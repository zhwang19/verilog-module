==> flow/design.v <==
module sram	#(
	parameter   PTR   =   4,
				WIDTH =   8,
				DEPTH =   16
	)
			(
	wrclk	,
	wren	,
	wrptr	,
	wrdata	,
	rdclk	,
	rden	,
	rdptr	,
	rddata	
	);
input						wrclk;
input						wren;
input	[PTR-1:0]			wrptr;
input	[WIDTH-1:0]			wrdata;
input						rdclk;
input						rden;
input	[PTR-1:0]			rdptr;
output	[WIDTH-1:0]			rddata;
reg		[WIDTH-1:0]			rddata;
reg		[WIDTH-1:0]			fifo	[DEPTH-1:0];
always @(posedge wrclk) begin
	if (wren)
		fifo[wrptr]   <=  wrdata;
end
always @(posedge rdclk) begin
	if (rden)
		rddata        <=  fifo[rdptr];
end
endmodule
module synch_fifo #(
	parameter   FIFO_PTR       =   4,
				FIFO_WIDTH     =   8,
				FIFO_DEPTH    =   16
	)
					(
	fifo_clk		,
	rst_n			,
	fifo_wren		,
	fifo_wrdata		,
	fifo_rden		,
	fifo_rddata		,
	fifo_full 		,
	fifo_empty 		,
	fifo_room_avail ,
	fifo_data_avail 
	);
input						fifo_clk;
input						rst_n;
input						fifo_wren;
input	[FIFO_WIDTH-1:0]	fifo_wrdata;
input						fifo_rden;
output	[FIFO_WIDTH-1:0]	fifo_rddata;
output						fifo_full;
output						fifo_empty;
output	[FIFO_PTR:0]		fifo_room_avail;
output	[FIFO_PTR:0]		fifo_data_avail;
localparam    FIFO_DEPTH_MINUS =   FIFO_DEPTH -   1;
reg		[FIFO_PTR-1:0]		wr_ptr,wr_ptr_nxt;
reg		[FIFO_PTR-1:0]		rd_ptr,rd_ptr_nxt;
reg		[FIFO_PTR:0]		num_entries,num_entries_nxt; 
reg							fifo_full,fifo_empty;
wire						fifo_full_nxt,fifo_empty_nxt;
always @(*) begin
	wr_ptr_nxt                 =   wr_ptr;
	if (fifo_wren) begin
		if (wr_ptr==FIFO_DEPTH_MINUS)
			wr_ptr_nxt         =   1'd0;
		else
			wr_ptr_nxt         =   wr_ptr  +   1'b1;
	end
end
always @(*) begin
	rd_ptr_nxt                 =   rd_ptr;
	if (fifo_rden) begin
		if (rd_ptr==FIFO_DEPTH_MINUS)
			rd_ptr_nxt         =   1'd0;
		else
			rd_ptr_nxt         =   rd_ptr  +   1'b1;
	end
end
always @(*) begin
	num_entries_nxt            =   num_entries;
	if (fifo_wren && fifo_rden)
		num_entries_nxt        =   num_entries;
	else if (fifo_wren)
		num_entries_nxt        =   num_entries     +   1'b1;
	else if (fifo_rden)
		num_entries_nxt        =   num_entries     -   1'b1;
end
assign fifo_full_nxt           =   (num_entries_nxt==FIFO_DEPTH);
assign fifo_empty_nxt          =   (num_entries_nxt==0);
assign fifo_data_avail         =   (num_entries);
assign fifo_room_avail         =   (FIFO_DEPTH-num_entries);
always @(posedge fifo_clk or negedge rst_n)  begin
	if (!rst_n) begin
		wr_ptr                 <=   1'd0;
		rd_ptr                 <=   1'd0;
		num_entries            <=   1'd0;
		fifo_full              <=   1'd0;
		fifo_empty             <=   1'd0;
	end
	else begin
		wr_ptr                 <=   wr_ptr_nxt;
		rd_ptr                 <=   rd_ptr_nxt;
		num_entries            <=   num_entries_nxt;
		fifo_full              <=   fifo_full_nxt;
		fifo_empty             <=   fifo_empty_nxt;
	end
end
sram 	#(
	.PTR 	(FIFO_PTR 	)	,
	.WIDTH 	(FIFO_WIDTH )	,
	.DEPTH 	(FIFO_DEPTH )	
	) ins_sram (
	.wrclk	(fifo_clk	)	,
	.wren	(fifo_wren	)	,
	.wrptr	(wr_ptr 	)	,
	.wrdata	(fifo_wrdata)	,
	.rdclk	(fifo_clk	)	,
	.rden	(fifo_rden	)	,
	.rdptr	(rd_ptr 	)	,
	.rddata	(fifo_rddata)	
	);
endmodule
# ---- From RTL to reports: synch_fifo
# What the tools print for synch_fifo, step after step.
# Lines are those of the file above, counted from 1.
# Cell names lack the library's common part.
# The mark n/a stands for no value.
dict set report inputs {
  top_module {synch_fifo}
  clk_port {fifo_clk}
  library {sky130hd}
  lib_corner {tt_025C_1v80}
}

# ---- Word level
# Source: Yosys, flattened and elaborated, memories not mapped. Widths are those after wreduce; folded enables and synchronous resets count as part of the registers. Registers that Yosys merges into a memory's read port (data or address) are not register bits. Print and check cells do not count. Equal cells are merged and count once.
# Yosys's memory passes give these memory sizes; they may raise the number of words (mostly to a power of two), join words into wider ones and drop unused or constant bits.
dict set report bits {
  mem_bits_rw 128
  word_cells 24
  ff_bits 15
  rom_bits 0
  out_inout_bits 20
  n_memories 1
  input_bits 12
  latch_bits 0
  clocked_rd_ports_x_width 8
}
# memory size width read_ports write_ports line
set memory_table {}
lappend memory_table {ins_sram.fifo 16 8 1 1 25} ;# reg [WIDTH-1:0] fifo [DEPTH-1:0];
dict set report op_classes {
  n_eq 3
  cmp 0
  n_reduce_logical 2
  shift 0
  addsub 5
  n_logic 0
  div 0
  mul 0
  n_mux 8
}
# cell n
set op_table {}
lappend op_table {{2-to-1 mux 5 bit} 3}
lappend op_table {{2-to-1 mux 4 bit} 3}
lappend op_table {{adder 4 x 1 -> 4 bit (second input constant)} 2}
lappend op_table {{== test 4 bit (second input constant)} 2}
lappend op_table {{2-to-1 mux 8 bit} 1}
lappend op_table {{adder 5 x 1 -> 5 bit (second input constant)} 1}
lappend op_table {{subtractor 5 x 1 -> 5 bit (second input constant)} 1}
lappend op_table {{subtractor 5 bit (first input constant)} 1}
lappend op_table {{== test 5 bit (second input constant)} 1}
lappend op_table {{zero test 5 bit} 1}
lappend op_table {{logical AND 1 bit} 1}
lappend op_table {{2-to-1 mux 1 bit} 1}

# ---- Depth
# Yosys ltp: most cells in a row. Word level: on the elaborated netlist, between registers, memories and ports. Mapped: between sequential cells and ports; inverters and the memories' decode and read muxes count.
dict set report depth {
  word_depth 5
  ABC_AREA 0
  depth_mapped 6
}

# ---- Synthesis result
# Yosys stat after the flow's synthesis: flattened, memories mapped to cells. It holds for the ABC_AREA given above (unset counts as 0); a run with the other value may have another netlist.
# Totals and module areas in this step are rounded.
dict set report mapped {
  mapped_area_um2 6070
  seq_area_um2 4460
  mapped_cells 312
  n_buf 16
  flip_flops 151
}
# cell_type n area_total_um2
set by_type {}
lappend by_type {edfxtp_1 136 4.08E+03}
lappend by_type {mux4_2 20 450.432}
lappend by_type {dfrtp_1 15 375.36}
lappend by_type {mux4_1 12 315.302}
lappend by_type {a22oi_1 17 127.622}
lappend by_type {ha_1 8 100.096}
lappend by_type {xnor2_1 9 78.826}
lappend by_type {nand2_1 20 75.072}
lappend by_type {nor2_1 17 63.811}
lappend by_type {nor3_1 7 35.034}
lappend by_type {buf_6 3 33.782}
lappend by_type {o21ai_0 5 25.024}
lappend by_type {buf_12 1 20.019}
lappend by_type {buf_2 4 20.019}
lappend by_type {clkdlybuf4s25_2 2 20.019}
lappend by_type {buf_4 2 15.014}
lappend by_type {inv_1 4 15.014}
lappend by_type {nand3b_1 2 15.014}
# Other cell types: 22; their cells: 28.
# The figures by module come from a second, unflattened synthesis with its own total; it is not the netlist above.
dict set report unflattened {
  hier_cells 307
  hier_area_um2 6120
}
# Each row is one instance without its submodules.
# module mod_area_um2 mod_seq_area_um2 cells instances
set modules {}
lappend modules {sram 5230 4080 229 1}
lappend modules {synch_fifo 888 375 78 1}

# ---- Timing after synthesis
# Source: OpenSTA report_checks on the synthesized netlist (no wires, ideal clock, input and output delay 20% of the period each), path of least setup slack; recovery checks are left aside. Register names are those of the netlist, which keeps one name where synthesis merged equal registers.
dict set report synth_timing {
  kind {input to register}
  from {input fifo_wren}
  to {memory ins_sram.fifo[3][0]}
  t_first_pin_ns 0.370
  delay_ns 1.604
  t_required_ns 1.467
  stages 4
  arrival_time_ns 1.591
  period_ns 1.85
  input_delay_ns 0.370
  path_slack_ns -0.125
  setup_ns 0.383
  period_less_setup_slack_ns 1.975
}
# "delay_ns" = arrival - input delay + setup time.
# "stages" counts driving pins, that of a launching flip-flop among them; a cell with two outputs on the path counts twice.
# "period_less_setup_slack_ns" is the clock period less the worst setup slack; recovery checks do not enter. This is arithmetic on one report: input and output delays are still those of the set period (20% each).
# The rows between start and end are the longest chain of elaborated cells between them; the timing report does not say that the signal goes this way. Where chains are equally long, one stands for them.
# Each line given opens the expression or statement behind the cell; cells for indexed reads and writes are added by Yosys, which also makes memories of some case tables.
# Only ways into the end's enable, where the timed path ends, are counted here.
dict set report synth_between {
  path_cell_list {buf_2 clkbuf_1 nand2_1 nor3_1}
  elab_chain_cells 1
  cells_between 2
  lines_between 1
}
# item line
set synth_lines {}
lappend synth_lines {{start: declaration} 54} ;# input fifo_wren;
lappend synth_lines {{2-to-1 mux 4 bit} 27} ;# if (wren)
lappend synth_lines {{end: declaration} 25} ;# reg [WIDTH-1:0] fifo [DEPTH-1:0];

# ---- Path in the finished layout
# From the final timing report of job 1: the path of least setup slack in the routed layout; clock arrival at registers is part of the times.
dict set report layout_timing {
  kind {register to register}
  from {register rd_ptr[0]}
  to {register ins_sram.rddata[0]}
  t_required_ns 1.53
  arrival_time_ns 1.94
  stages 6
  period_ns 1.36
  setup_ns 0.25
  t_first_pin_ns 0.42
  path_slack_ns -0.41
}
dict set report layout_between {
  path_cell_list {dfrtp_2 buf_12 buf_6 mux4_2 a22oi_2 nand2_1}
}
# item line
set layout_lines {}
lappend layout_lines {{start: declaration} 64} ;# reg [FIFO_PTR-1:0] rd_ptr,rd_ptr_nxt;
lappend layout_lines {{start: assignment} 102} ;# rd_ptr <= 1'd0;
lappend layout_lines {{start: assignment} 109} ;# rd_ptr <= rd_ptr_nxt;
lappend layout_lines {{end: declaration} 23} ;# output [WIDTH-1:0] rddata;
# No chain of elaborated cells between the ends is given.

# Flow runs of synch_fifo

Settings and measured results of 2 stored flow runs for module synch_fifo (sky130hd), not sorted in any way. The constraints put input and output delay at 20% of the set period each and load the outputs with 0.01 pF.
"clock_period_reached_ns" means the clock period less the worst setup slack. The figure is calculated, with input and output delays left at 20% of the set period.
"worst_path_allowed_less_slack_ns" = time allowed to the worst setup path (clock period - input delay - output delay, where it has them) - its slack; a late launch clock adds to it, a late capture clock takes from it.
Results are given in rounded form.

[flow] job 1: files
==> flow/run.sh <==
#!/bin/bash
# the make line also repeats the synthesis and layout settings of config.mk as NAME=value (left out here)
make -C /OpenROAD-flow-scripts/flow DESIGN_CONFIG=/design/flow/config.mk WORK_HOME=/design/flow/orfs CLKGATE_MAP_FILE= finish
==> flow/config.mk <==
export PLATFORM = sky130hd
export DESIGN_NAME = synch_fifo
export DESIGN_NICKNAME = synch_fifo
export VERILOG_FILES = /design/flow/design.v
export SDC_FILE = /design/flow/constraint.sdc
export NUM_CORES = 4
export LEC_CHECK = 0
export CAP_MARGIN = 20
export CELL_PAD_IN_SITES_DETAIL_PLACEMENT = 2
export CORE_ASPECT_RATIO = 0.83
export CORE_MARGIN = 5
export CORE_UTILIZATION = 27
export CTS_CLUSTER_DIAMETER = 168
export CTS_CLUSTER_SIZE = 82
export PLACE_DENSITY_LB_ADDON = 0.15
export SETUP_SLACK_MARGIN = 0.28
export SLEW_MARGIN = 20
export TNS_END_PERCENT = 75
==> flow/constraint.sdc <==
create_clock -name core_clock -period 1.36 [get_ports {fifo_clk}]
set_input_delay 0.2720 -clock core_clock [delete_from_list [all_inputs] [get_ports {fifo_clk}]]
set_output_delay 0.2720 -clock core_clock [all_outputs]
set_load 0.01 [all_outputs]

[flow] job 1: metrics
[metrics] dieArea_um2 = 25600
[metrics] timing.setup.tns_ns = -6.90
[metrics] clock_period_reached_ns = 1.765
[metrics] worst_path_allowed_less_slack_ns = 1.77
[metrics] path_kind = register to register
[metrics] layout_stdcell_area_um2 = 8650
[metrics] yosys_chip_area_um2 = 6070
[metrics] ws_setup_ns = -0.405

[flow] job 2: files
==> flow/run.sh <==
#!/bin/bash
# the make line also repeats the synthesis and layout settings of config.mk as NAME=value (left out here)
make -C /OpenROAD-flow-scripts/flow DESIGN_CONFIG=/design/flow/config.mk WORK_HOME=/design/flow/orfs CLKGATE_MAP_FILE= finish
==> flow/config.mk <==
export PLATFORM = sky130hd
export DESIGN_NAME = synch_fifo
export DESIGN_NICKNAME = synch_fifo
export VERILOG_FILES = /design/flow/design.v
export SDC_FILE = /design/flow/constraint.sdc
export NUM_CORES = 4
export LEC_CHECK = 0
export CAP_MARGIN = 20
export CORE_MARGIN = 2
export CORE_UTILIZATION = 40
export SLEW_MARGIN = 20
==> flow/constraint.sdc <==
create_clock -name core_clock -period 2.86 [get_ports {fifo_clk}]
set_input_delay 0.5720 -clock core_clock [delete_from_list [all_inputs] [get_ports {fifo_clk}]]
set_output_delay 0.5720 -clock core_clock [all_outputs]
set_load 0.01 [all_outputs]

[flow] job 2: metrics
[metrics] dieArea_um2 = 16200
[metrics] timing.setup.tns_ns = 0.000
[metrics] clock_period_reached_ns = 2.622
[metrics] worst_path_allowed_less_slack_ns = 2.05
[metrics] path_kind = register to output
[metrics] layout_stdcell_area_um2 = 7300
[metrics] yosys_chip_area_um2 = 6070
[metrics] ws_setup_ns = 0.238
