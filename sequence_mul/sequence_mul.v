==> flow/design.v <==
module sequence_mul(
	clk						,
	en 						,
	a 						,
	b 						,
	z						,
	z_flag					
	);
	input							clk;
	input							en;							
	input		[ 7:0]				a;							 
	input		[ 7:0]				b;							 
	output		[15:0]				z;
	output							z_flag;						 
	localparam      IDLE              =   0;
	localparam      S1                =   1;
	localparam      S2                =   2;
	localparam      S3                =   3;
	reg			[ 7:0]				b_shr;						 
	reg 		[15:0]				a_shl;						 
	reg 		[15:0]				z_out;						
	reg         [ 2:0]              state;
	reg  		[ 3:0]				cnt;						 
	always @(posedge clk) begin
		if (!en)
			state                     <=  IDLE;
		else begin
			case(state)
				IDLE:
					state             <=  S1;
				S1: begin
						state         <=  S2;
						a_shl         <=  {{8{a[7]}}, a};        
						z_out         <=  0;
						cnt           <=  0;
						b_shr         <=  b;
					end
				S2: begin
						if (cnt==7)
							state     <=  S3;
						else begin
							if (b_shr[0])
								z_out <=  z_out + a_shl;         
							b_shr     <=  b_shr>>1;
							a_shl     <=  a_shl<<1;
							cnt       <=  cnt +   1'b1;
						end
					end
				S3:
					state             <=  S1;
			endcase
		end
	end
	assign z                          = (state==S3)? z_out : 0;
	assign z_flag                     = (state==S3) ? 1'b1 : 1'b0;
endmodule
* From RTL to reports: sequence_mul
The steps from the RTL of sequence_mul to its reports follow in flow order. Lines are those of the file above, counted from 1. The mark n/a stands for no value.
Inputs: design top sequence_mul, clock port clk, standard-cell library sky130hd, corner tt_025C_1v80

* After elaboration
Source: Yosys, flattened and elaborated, memories not mapped. Widths are those after wreduce. Registers that Yosys merges into a memory's read port (data or address) are not register bits. Print and check cells do not count. Equal cells are merged and count once.
Word-level totals: word-level cells 34, input bits 18, memory cells 0, RAM bits 0, memory bits (read-only) 0, latch bits 0, word width x clocked read ports 0, output and inout bits 17, register bits 47
Cells by class: bitwise operators 0, reductions and logical operators 7, multiply operators 0, add/subtract/negate cells 2, multiplexer cells 13, shift operators 0, equality and inequality tests 7, magnitude comparators 0, div/mod/pow operators 0
Operator list (count):
- case mux 16 bit (select 2 bit) | 2
- 2-to-1 mux 16 bit | 4
- adder 16 bit | 1
- case mux 8 bit (select 2 bit) | 1
- case mux 3 bit (select 3 bit) | 1
- case mux 4 bit (select 2 bit) | 1
- 2-to-1 mux 8 bit | 1
- inequality test 2 bit with constant B | 3
- == test 3 x 2 -> 1 bit with constant B | 2
- adder 4 x 1 -> 4 bit with constant B | 1
- == test 4 x 3 -> 1 bit with constant B | 1
- AND reduction 4 bit | 1
- 2-to-1 mux 4 bit | 1
- == test 3 x 1 -> 1 bit with constant B | 1
- zero test 3 bit | 1
- AND reduction 3 bit | 1
- nonzero test 3 bit | 1
- 2-to-1 mux 3 bit | 1
- AND reduction 2 bit | 1
- nonzero test 2 bit | 1
- OR reduction 2 bit | 1
- 2-to-1 mux 1 bit | 1

* Logic depth
Depth = most cells in a row (Yosys ltp): at word level without a register or memory, in the mapped netlist without a sequential cell, where the memories' decode and read muxes count.
Depth: word-level depth 4, ABC_AREA 0, gate-level depth with buffers 7, depth with buffers taken out 7

* After synthesis
Yosys stat after the flow's synthesis: flattened, memories mapped to cells. It holds for the ABC_AREA given above (unset counts as 0); a run with the other value may have another netlist. The area totals of this step are shown rounded.
Cells by type:
- sky130_fd_sc_hd__edfxtp_1 | count 44, total area 1.32E+03 sq um
- sky130_fd_sc_hd__ha_1 | count 16, total area 200.192 sq um
- sky130_fd_sc_hd__mux2_2 | count 13, total area 146.39 sq um
- sky130_fd_sc_hd__and2_1 | count 20, total area 125.12 sq um
- sky130_fd_sc_hd__nand2_1 | count 29, total area 108.854 sq um
- sky130_fd_sc_hd__dfxtp_1 | count 4, total area 80.077 sq um
- sky130_fd_sc_hd__nor2_1 | count 17, total area 63.811 sq um
- sky130_fd_sc_hd__a21oi_1 | count 12, total area 60.058 sq um
- sky130_fd_sc_hd__xor2_1 | count 6, total area 52.55 sq um
- sky130_fd_sc_hd__mux2i_1 | count 4, total area 40.038 sq um
- sky130_fd_sc_hd__a21o_1 | count 5, total area 37.536 sq um
- sky130_fd_sc_hd__o211ai_1 | count 5, total area 37.536 sq um
- sky130_fd_sc_hd__xnor2_1 | count 4, total area 35.034 sq um
- sky130_fd_sc_hd__o21ai_0 | count 5, total area 25.024 sq um
- sky130_fd_sc_hd__fa_1 | count 1, total area 20.019 sq um
- sky130_fd_sc_hd__nand2b_1 | count 3, total area 18.768 sq um
- sky130_fd_sc_hd__o41ai_2 | count 1, total area 16.266 sq um
- sky130_fd_sc_hd__a211oi_1 | count 2, total area 15.014 sq um
Not listed: further types 24, cells in them 37.
Mapped netlist: flip-flops 48, buffer cells 6, chip area (Yosys) 2700 sq um, area of sequential cells 1400 sq um, mapped cells 228

* Path before layout
OpenSTA on the mapped netlist: ideal clock, no wires. The path of least setup slack (recovery checks aside). Input and output delay are each 20% of the period. Register names are those of the netlist, which keeps one name where synthesis merged equal registers.
Timing path post-synthesis: kind input to register, from in en, to reg z_out[0], buffers on the path 0, setup time 0.373 ns, required time 3.917 ns, stages 3, external input delay 0.858 ns, time at the first pin 0.858 ns, path slack 0.212 ns, path delay 3.220 ns, period 4.29 ns, arrival time 3.705 ns, synthesis period reached 4.078 ns
"path delay" is the arrival time less input delay plus setup time. "stages" counts driving pins, that of a launching flip-flop among them; a cell with two outputs on the path counts twice. "synthesis period reached" is the clock period less the worst setup slack; recovery checks do not enter. This is arithmetic on one report: input and output delays are still those of the set period (20% each). Between the ends stands the longest chain of elaborated cells between them, by number of cells; it is not shown to be the way that was timed. Of several equally long chains one is given. A line is the first line of the expression or statement that the cell stems from. Yosys adds cells for indexed reads and writes and turns some case tables into memories.
Between the ends, post-synthesis: cell sequence sky130_fd_sc_hd__inv_1 -> sky130_fd_sc_hd__a211oi_1 -> sky130_fd_sc_hd__o21a_1, length of the longest elaborated chain 1, elaborated cells between the ends (all ways) 1, source lines of those cells 0, those cells by class reduce/logical (1)
Ends and longest elaborated chain, post-synthesis:
- start: declaration | RTL line 10 | input en;
- AND reduction 4 bit
- end: assignment | RTL line 34 | z_out <= 0;
- end: assignment | RTL line 43 | z_out <= z_out + a_shl;
- end: declaration | RTL line 21 | reg [15:0] z_out;

* Timing after layout
Path of least setup slack in the final report of run 1 (OpenROAD, finished layout, wires in). Where an end is a register, its clock arrival counts in the times.
Timing path post-layout: kind register to output, from reg state, to out z[15], stages 3, path slack 4.39 ns, output delay 1.55 ns, buffers on the path 1, period 7.73 ns, arrival time 1.79 ns, time at the first pin 0.28 ns, required time 6.18 ns
An end named without its bit number is one bit of that signal or, where synthesis recoded a state register, one of its new flip-flops. Between the ends stands the longest chain of elaborated cells between them, by number of cells; it is not shown to be the way that was timed. Of several equally long chains one is given. At most two assigning lines are given for a register; there are more.
Between the ends, post-layout: cell sequence sky130_fd_sc_hd__dfxtp_1 -> sky130_fd_sc_hd__and2_1 -> sky130_fd_sc_hd__clkdlybuf4s50_1, length of the longest elaborated chain 2, elaborated cells between the ends (all ways) 2, those cells by class eq/ne (1); mux (1)
Ends and longest elaborated chain, post-layout:
- start: declaration | RTL line 22 | reg [ 2:0] state;
- start: assignment | RTL line 26 | state <= IDLE;
- start: assignment | RTL line 30 | state <= S1;
- == test 3 x 2 -> 1 bit | RTL line 54 | assign z = (state==S3)? z_out : 0;
- 2-to-1 mux 16 bit | RTL line 54
- end: declaration | RTL line 13 | output [15:0] z;

Hand-over note for sequence_mul

Module sequence_mul, platform sky130hd: 2 stored runs of the flow (Yosys, OpenROAD) with differing settings, in no particular order. Input and output delays are each 20% of the period that was set; the output load is 0.01 pF.
By "time used up by the worst setup path" is meant the share of the clock period that the worst setup path is allowed (20% is reserved at inputs, 20% at outputs), minus its slack. Clock arrival times at its registers enter into it.
The measured numbers are rounded.

* Run 1 | settings: period_ns 7.73; CORE_UTILIZATION 35; SETUP_SLACK_MARGIN 2.2; HOLD_SLACK_MARGIN 0.24; CORE_ASPECT_RATIO 0.62; CELL_PAD_IN_SITES_DETAIL_PLACEMENT 2; GPL_TIMING_DRIVEN 1; CTS_CLUSTER_DIAMETER 336; SLEW_MARGIN 30; CAP_MARGIN 20; CORE_MARGIN 2 | results: worst hold slack in the final report 0.49 ns; Yosys chip area after synthesis 2700 sq um; standard-cell area of the final layout 3300 sq um; sum of negative setup slack 0.000 ns; time used up by the worst setup path 1.79 ns; class of the worst setup path register to output; worst slack on setup checks 4.4 ns; die area 8300 sq um
* Run 2 | settings: period_ns 4.28; CORE_UTILIZATION 46; SETUP_SLACK_MARGIN 0.74; PLACE_DENSITY 0.36; CELL_PAD_IN_SITES_GLOBAL_PLACEMENT 3; CELL_PAD_IN_SITES_DETAIL_PLACEMENT 2; TNS_END_PERCENT 35; CTS_CLUSTER_SIZE 17; CAP_MARGIN 35; SLEW_MARGIN 15; MIN_ROUTING_LAYER met2; MAX_ROUTING_LAYER met4; CORE_MARGIN 2 | stopped before the end: placement reported GPL-0301

End of note.
