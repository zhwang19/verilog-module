==> flow/design.v <==
module uart_rx(
	sclk,
	rst_n,
	rx,
	rx_data,
	po_flag
	);
	input						sclk;
	input						rst_n;
	input						rx;
	output	reg		[ 7:0]		rx_data;
	output	reg					po_flag;
	localparam  BAUD_MAX =   50;
	localparam  BAUD_MID =   BAUD_MAX/2 - 1;
	localparam  BIT_MAX  =   8;
	reg							rx1,rx2,rx3;
	reg							rx_flag;
	reg							bit_flag;
	reg				[12:0]		baud_cnt;
	reg				[ 3:0]		bit_cnt;
	wire						neg_flag;
	always @(posedge sclk or negedge rst_n)  begin
		if (!rst_n) begin
			rx1          <=  1'b1;
			rx2          <=  1'b1;
			rx3          <=  1'b1;
		end
		else begin
			rx1          <=  rx;
			rx2          <=  rx1;
			rx3          <=  rx2;
		end
	end
	assign neg_flag      =  ~rx2 & rx3;
	always @(posedge sclk or negedge rst_n)  begin
		if (!rst_n)
			rx_flag      <=  1'b0;
		else if (neg_flag)
			rx_flag      <=  1'b1;
		else if (baud_cnt==BAUD_MAX && bit_cnt==0)
			rx_flag      <=  1'b0;
	end
	always @(posedge sclk or negedge rst_n)  begin
		if (!rst_n)
			baud_cnt     <=  0;
		else if (rx_flag && baud_cnt==BAUD_MAX)
			baud_cnt     <=  0;
		else if (rx_flag)
			baud_cnt     <=  baud_cnt    +   1'b1;
		else
			baud_cnt     <=  0;
	end
	always @(posedge sclk or negedge rst_n)  begin
		if (!rst_n)
			bit_flag     <=  1'b0;
		else if(baud_cnt==BAUD_MID)
			bit_flag     <=  1'b1;
		else
			bit_flag     <=  1'b0;
	end
	always @(posedge sclk or negedge rst_n)  begin
		if (!rst_n)
			bit_cnt      <=  0;
		else if (bit_flag && bit_cnt==BIT_MAX)
			bit_cnt      <=  0;
		else if (bit_flag)
			bit_cnt      <=  bit_cnt     +   1'b1;
	end
	always @(posedge sclk or negedge rst_n)  begin
		if (!rst_n)
			rx_data      <=  8'b0;
		else if (bit_flag)
			rx_data      <=  {rx2, rx_data[7:1]};
	end
	always @(posedge sclk or negedge rst_n)  begin
		if (!rst_n)
			po_flag      <=  1'b0;
		else if (bit_cnt==BIT_MAX && bit_flag)
			po_flag      <=  1'b1;
		else
			po_flag      <=  1'b0;
	end
endmodule
module uart_top(
	sclk,
	rst_n,
	tx_trig,
	tx_data,
	rx_data,
	po_flag
	);
	input				sclk;
	input				rst_n;
	input				tx_trig;
	input	[ 7:0]		tx_data;
	output	[ 7:0]		rx_data;
	output				po_flag;
	wire				tx,rx;
	uart_tx ins_uart_tx (
		.sclk(sclk),
		.rst_n(rst_n),
		.tx_trig(tx_trig),
		.tx_data(tx_data),
		.tx(tx)
		);
	assign 	rx 	= 	tx;
	uart_rx ins_uart_rx (
		.sclk(sclk),
		.rst_n(rst_n),
		.rx(rx),
		.rx_data(rx_data),
		.po_flag(po_flag)
		);
endmodule
 module uart_tx(
 	sclk,
 	rst_n,
 	tx_trig,
 	tx_data,
 	tx
 	);
 	input					sclk;
 	input					rst_n;
 	input					tx_trig;
 	input		[ 7:0]		tx_data;
 	output	reg				tx;
	localparam  BAUD_MAX =   50;
	localparam  BIT_MAX  =   8;
	reg			[ 7:0]		tx_data_r;
	reg						tx_flag;
	reg			[12:0]		baud_cnt;
	reg			[ 3:0]		bit_cnt;
	reg						bit_flag;
	always @(posedge sclk or negedge rst_n)  begin
		if (!rst_n)
			tx_data_r    <=  0;
		else if (tx_trig && !tx_flag)
			tx_data_r    <=  tx_data;
	end
	always @(posedge sclk or negedge rst_n)  begin
		if (!rst_n)
			tx_flag      <=  1'b0;
		else if (tx_trig)
			tx_flag      <=  1'b1;
		else if (bit_flag && bit_cnt==BIT_MAX)
			tx_flag      <=  1'b0;
	end
	always @(posedge sclk or negedge rst_n)  begin
		if (!rst_n)
			baud_cnt     <=  0;
		else if (tx_flag && baud_cnt==BAUD_MAX)
			baud_cnt     <=  0;
		else if (tx_flag)
			baud_cnt     <=  baud_cnt    +   1'b1;
		else
			baud_cnt     <=  0;
	end
	always @(posedge sclk or negedge rst_n)  begin
		if (!rst_n)
			bit_flag     <=  0;
		else if (baud_cnt==BAUD_MAX)
			bit_flag     <=  1'b1;
		else
			bit_flag     <=  1'b0;
	end
	always @(posedge sclk or negedge rst_n)  begin
		if (!rst_n)
			bit_cnt      <=  0;
		else if (bit_flag && bit_cnt==BIT_MAX)
			bit_cnt      <=  0;
		else if (bit_flag)
			bit_cnt      <=  bit_cnt +   1'b1;
	end
	always @(posedge sclk or negedge rst_n)  begin
		if (!rst_n)
			tx           <=  1'b1;
		else if (tx_flag) begin  
			tx           <=  1'b1;
			case(bit_cnt)
				0:  tx   <=  1'b0;
				1:  tx   <=  tx_data_r[0];
				2:  tx   <=  tx_data_r[1];
				3:  tx   <=  tx_data_r[2];
				4:  tx   <=  tx_data_r[3];
				5:  tx   <=  tx_data_r[4];
				6:  tx   <=  tx_data_r[5];
				7:  tx   <=  tx_data_r[6];
				8:  tx   <=  tx_data_r[7];
			endcase
		end
		else
			tx           <=  1'b1;
	end
 endmodule
## Reports on uart_top

The steps from the RTL of uart_top to its reports follow in flow order.
Line numbers count from 1 in the design file above.
Operators carry their Yosys type and port widths (W data, S select, Z words).
A cell with n/a has no value.

- Design top: uart_top
- Clock port: sclk
- Cell library: sky130hd
- Corner: tt_025C_1v80

## Elaborated design

Counts by Yosys on the flattened word-level netlist (proc, flatten, opt, wreduce; memories kept). Register bits leave out memories and registers merged into their read ports (data or address). Print and check cells are left out. Cells with the same type and inputs are merged into one.

- Mux-type cells: 17
- Reductions and logical operators: 13
- Add/subtract/negate cells: 4
- Equal/unequal tests: 12
- Bitwise operators: 2

Operator list:

| kind | count |
|---|---|
| $mux W13 | 4 |
| $add A13 B1 Y13 const B | 2 |
| $eq A13 B6 Y1 const B | 2 |
| $eq A4 B3 Y1 const B | 4 |
| $mux W4 | 4 |
| $eq A13 B5 Y1 const B | 1 |
| $pmux W1 S9 | 1 |
| $reduce_bool A2 Y1 | 4 |
| $add A4 B1 Y4 const B | 2 |
| $eq A4 B2 Y1 const B | 2 |
| $eq A4 B4 Y1 const B | 2 |
| $logic_not A4 Y1 | 2 |
| $mux W1 | 8 |
| $logic_and A1 B1 Y1 | 6 |
| $eq A4 B1 Y1 const B | 1 |
| $and A1 B1 Y1 | 1 |
| $not A1 Y1 | 1 |
| $logic_not A1 Y1 | 1 |

- Elaborated cells: 63
- Input bits: 11
- Output and inout port bits: 9
- Register bits: 59

## Depth

Longest topological path by Yosys (ltp), each cell counted once; first at word level (registers and memories cut), then after technology mapping (sequential cells cut; the memories' decode and read muxes count).

- Depth after elaboration: 4
- ABC_AREA: 0
- Mapped depth: 7
- Gate-level depth less buffers: 6

## Netlist

Source: synth_stat.txt of the flow (Yosys; design flattened, memories mapped). It holds for the ABC_AREA given above (unset counts as 0); a run with the other value may have another netlist.
Totals and module areas in this step are rounded.

Cell types:

| cell type | count | total area (um^2) |
|---|---|---|
| sky130_fd_sc_hd__dfrtp_1 | 55 | 1376.32 |
| sky130_fd_sc_hd__mux2_2 | 17 | 191.434 |
| sky130_fd_sc_hd__ha_1 | 11 | 137.632 |
| sky130_fd_sc_hd__xnor2_1 | 14 | 122.618 |
| sky130_fd_sc_hd__nor2_1 | 32 | 120.115 |
| sky130_fd_sc_hd__dfstp_2 | 4 | 105.101 |
| sky130_fd_sc_hd__nand2_1 | 22 | 82.579 |
| sky130_fd_sc_hd__xor2_1 | 9 | 78.826 |
| sky130_fd_sc_hd__o21ai_0 | 12 | 60.058 |
| sky130_fd_sc_hd__nand3_1 | 10 | 50.048 |
| sky130_fd_sc_hd__inv_1 | 11 | 41.29 |
| sky130_fd_sc_hd__nor3_1 | 7 | 35.034 |
| sky130_fd_sc_hd__nand4_1 | 4 | 25.024 |
| sky130_fd_sc_hd__nor4_2 | 2 | 25.024 |
| sky130_fd_sc_hd__buf_6 | 2 | 22.522 |
| sky130_fd_sc_hd__nand4_4 | 1 | 21.27 |
| sky130_fd_sc_hd__nor4_4 | 1 | 21.27 |
| sky130_fd_sc_hd__nand3_2 | 2 | 20.019 |

Not listed: further types 23, cells in them 34.

- Mapped flip-flops: 59
- Mapped cells: 250
- Mapped area: 2793 um^2
- Buffers: 8
- Sequential area: 1481 um^2

By module: a second synthesis without flattening, with its own total; a netlist apart from the flattened one above.

- Cells (unflattened synthesis): 250
- Area total of the unflattened synthesis: 2811 um^2

Rows give one instance, submodules left out.

Modules:

| module | sequential area (um^2) | instances | area (um^2) | cells |
|---|---|---|---|---|
| uart_rx | 779.5 | 1 | 1413 | 122 |
| uart_tx | 701.9 | 1 | 1399 | 128 |
| uart_top | 0.0 | 1 | 0.0 | 0 |

## Timing after synthesis

Source: OpenSTA report_checks on the synthesized netlist (no wires, ideal clock, input and output delay 20% of the period each), path of least setup slack; recovery checks are left aside. Register names are those of the netlist, which keeps one name where synthesis merged equal registers.

- Path kind: reg2reg
- Start: register ins_uart_tx.baud_cnt[0]
- End: register ins_uart_tx.baud_cnt[11]
- Data arrival time: 1.270 ns
- Stages on the path: 8
- Path slack: 0.461 ns
- Library setup time: 0.119 ns
- Path delay: 1.389 ns
- Period: 1.85 ns
- Data required time: 1.731 ns
- Launch time at the first pin: 0.000 ns
- Path buffers: 1
- Synthesis period reached: 1.389 ns

"path delay" is the arrival time less input delay plus setup time.
"stages on the path" counts driving pins, that of a launching flip-flop among them; a cell with two outputs on the path counts twice.
"synthesis period reached" = period - worst setup slack (recovery checks aside). The figure is calculated, with input and output delays left at 20% of the set period.
Between the ends stands the longest chain of elaborated cells between them, by number of cells; it is not shown to be the way that was timed. Of several equally long chains one is given.
Each line given opens the expression or statement behind the cell; cells for indexed reads and writes are added by Yosys, which also makes memories of some case tables.
At most two assigning lines are given for a register; there are more.

- Cells stage by stage: sky130_fd_sc_hd__dfrtp_1 sky130_fd_sc_hd__inv_1 sky130_fd_sc_hd__ha_1 sky130_fd_sc_hd__nor4bb_1 sky130_fd_sc_hd__and3_1 sky130_fd_sc_hd__nand2b_4 sky130_fd_sc_hd__buf_6 sky130_fd_sc_hd__nor2_1
- Cells in the longest elaborated chain: 3
- Elaborated cells between the ends (all ways): 5
- Classes of those cells: add/sub: 1; eq/ne: 1; mux: 2; reduce/logical: 1

RTL lines, path after synthesis:

| element | RTL line | text |
|---|---|---|
| start: declaration | 131 | `reg [12:0] baud_cnt;` |
| start: assignment | 150 | `baud_cnt <= 0;` |
| start: assignment | 154 | `baud_cnt <= baud_cnt + 1'b1;` |
| $add A13 B1 Y13 | 154 |  |
| $mux W13 | 153 | `else if (tx_flag)` |
| $mux W13 | 151 | `else if (tx_flag && baud_cnt==BAUD_MAX)` |
| end: assignment | 150 |  |
| end: assignment | 154 |  |
| end: declaration | 131 |  |

## Worst path after layout

Path of least setup slack in the final report of job 1 (OpenROAD, finished layout, wires in). Where an end is a register, its clock arrival counts in the times.

- Path kind: reg2reg
- Start: register ins_uart_tx.baud_cnt[0]
- End: register ins_uart_tx.baud_cnt[6]
- Data required time: 1.42 ns
- Period: 1.2 ns
- Stages on the path: 8
- Data arrival time: 1.66 ns
- Path buffers: 1
- Path slack: -0.24 ns
- Launch time at the first pin: 0.33 ns
- Library setup time: 0.11 ns

Between the ends stands the longest chain of elaborated cells between them, by number of cells; it is not shown to be the way that was timed. Of several equally long chains one is given.
At most two assigning lines are given for a register; there are more.

- Cells stage by stage: sky130_fd_sc_hd__dfrtp_1 sky130_fd_sc_hd__inv_2 sky130_fd_sc_hd__ha_4 sky130_fd_sc_hd__nor4bb_1 sky130_fd_sc_hd__and3_1 sky130_fd_sc_hd__nand2b_4 sky130_fd_sc_hd__clkbuf_16 sky130_fd_sc_hd__nor2_1
- Cells in the longest elaborated chain: 3
- Elaborated cells between the ends (all ways): 5
- Classes of those cells: add/sub: 1; eq/ne: 1; mux: 2; reduce/logical: 1

RTL lines, path after layout:

| element | RTL line | text |
|---|---|---|
| start: declaration | 131 | `reg [12:0] baud_cnt;` |
| start: assignment | 150 | `baud_cnt <= 0;` |
| start: assignment | 154 | `baud_cnt <= baud_cnt + 1'b1;` |
| $add A13 B1 Y13 | 154 |  |
| $mux W13 | 153 | `else if (tx_flag)` |
| $mux W13 | 151 | `else if (tx_flag && baud_cnt==BAUD_MAX)` |
| end: assignment | 150 |  |
| end: assignment | 154 |  |
| end: declaration | 131 |  |

==> runs of uart_top <==
Module uart_top, platform sky130hd: 2 stored runs of the flow (Yosys, OpenROAD) with differing settings, in no particular order. Input and output delays are each 20% of the period that was set; the output load is 0.01 pF.
"achieved period" = clock period - worst setup slack. The figure is calculated, with input and output delays left at 20% of the set period.
"critical setup path time" means the part of the period allowed to the worst setup path (the constraints hold back 20% at inputs and 20% at outputs) less its slack; where the path has registers, the arrival times of their clocks count too.
"total power after layout" rests on the timing tool's default activity at the inputs, not on a simulated workload.
The results are shown rounded.

### Job 1

Settings: `period_ns=1.2`, `CORE_UTILIZATION=39`, `SETUP_SLACK_MARGIN=0.03`, `PLACE_DENSITY_LB_ADDON=0.12`, `HOLD_SLACK_MARGIN=-0.04`, `CORE_ASPECT_RATIO=1.79`, `GPL_TIMING_DRIVEN=0`, `MAX_ROUTING_LAYER=met4`, `CAP_MARGIN=20`, `CORE_MARGIN=2`, `SLEW_MARGIN=20`

- Critical setup path time: 1.44 ns
- Worst setup path kind: reg2reg
- Setup slack of the worst path: -0.240 ns
- Total power after layout: 7139 µW
- Post-synthesis cell area: 2793 um^2
- Total die area: 7883 um^2
- Achieved period: 1.440 ns
- Sum of negative setup slack: -5.630 ns
- Standard-cell area after layout: 3900 um^2

### Job 2

Settings: `period_ns=2.25`, `CAP_MARGIN=20`, `CORE_MARGIN=2`, `CORE_UTILIZATION=40`, `SLEW_MARGIN=20`

- Critical setup path time: 1.25 ns
- Worst setup path kind: reg2out
- Setup slack of the worst path: 0.546 ns
- Total power after layout: 2925 µW
- Post-synthesis cell area: 2793 um^2
- Total die area: 7666 um^2
- Achieved period: 1.704 ns
- Sum of negative setup slack: 0.000 ns
- Standard-cell area after layout: 3244 um^2
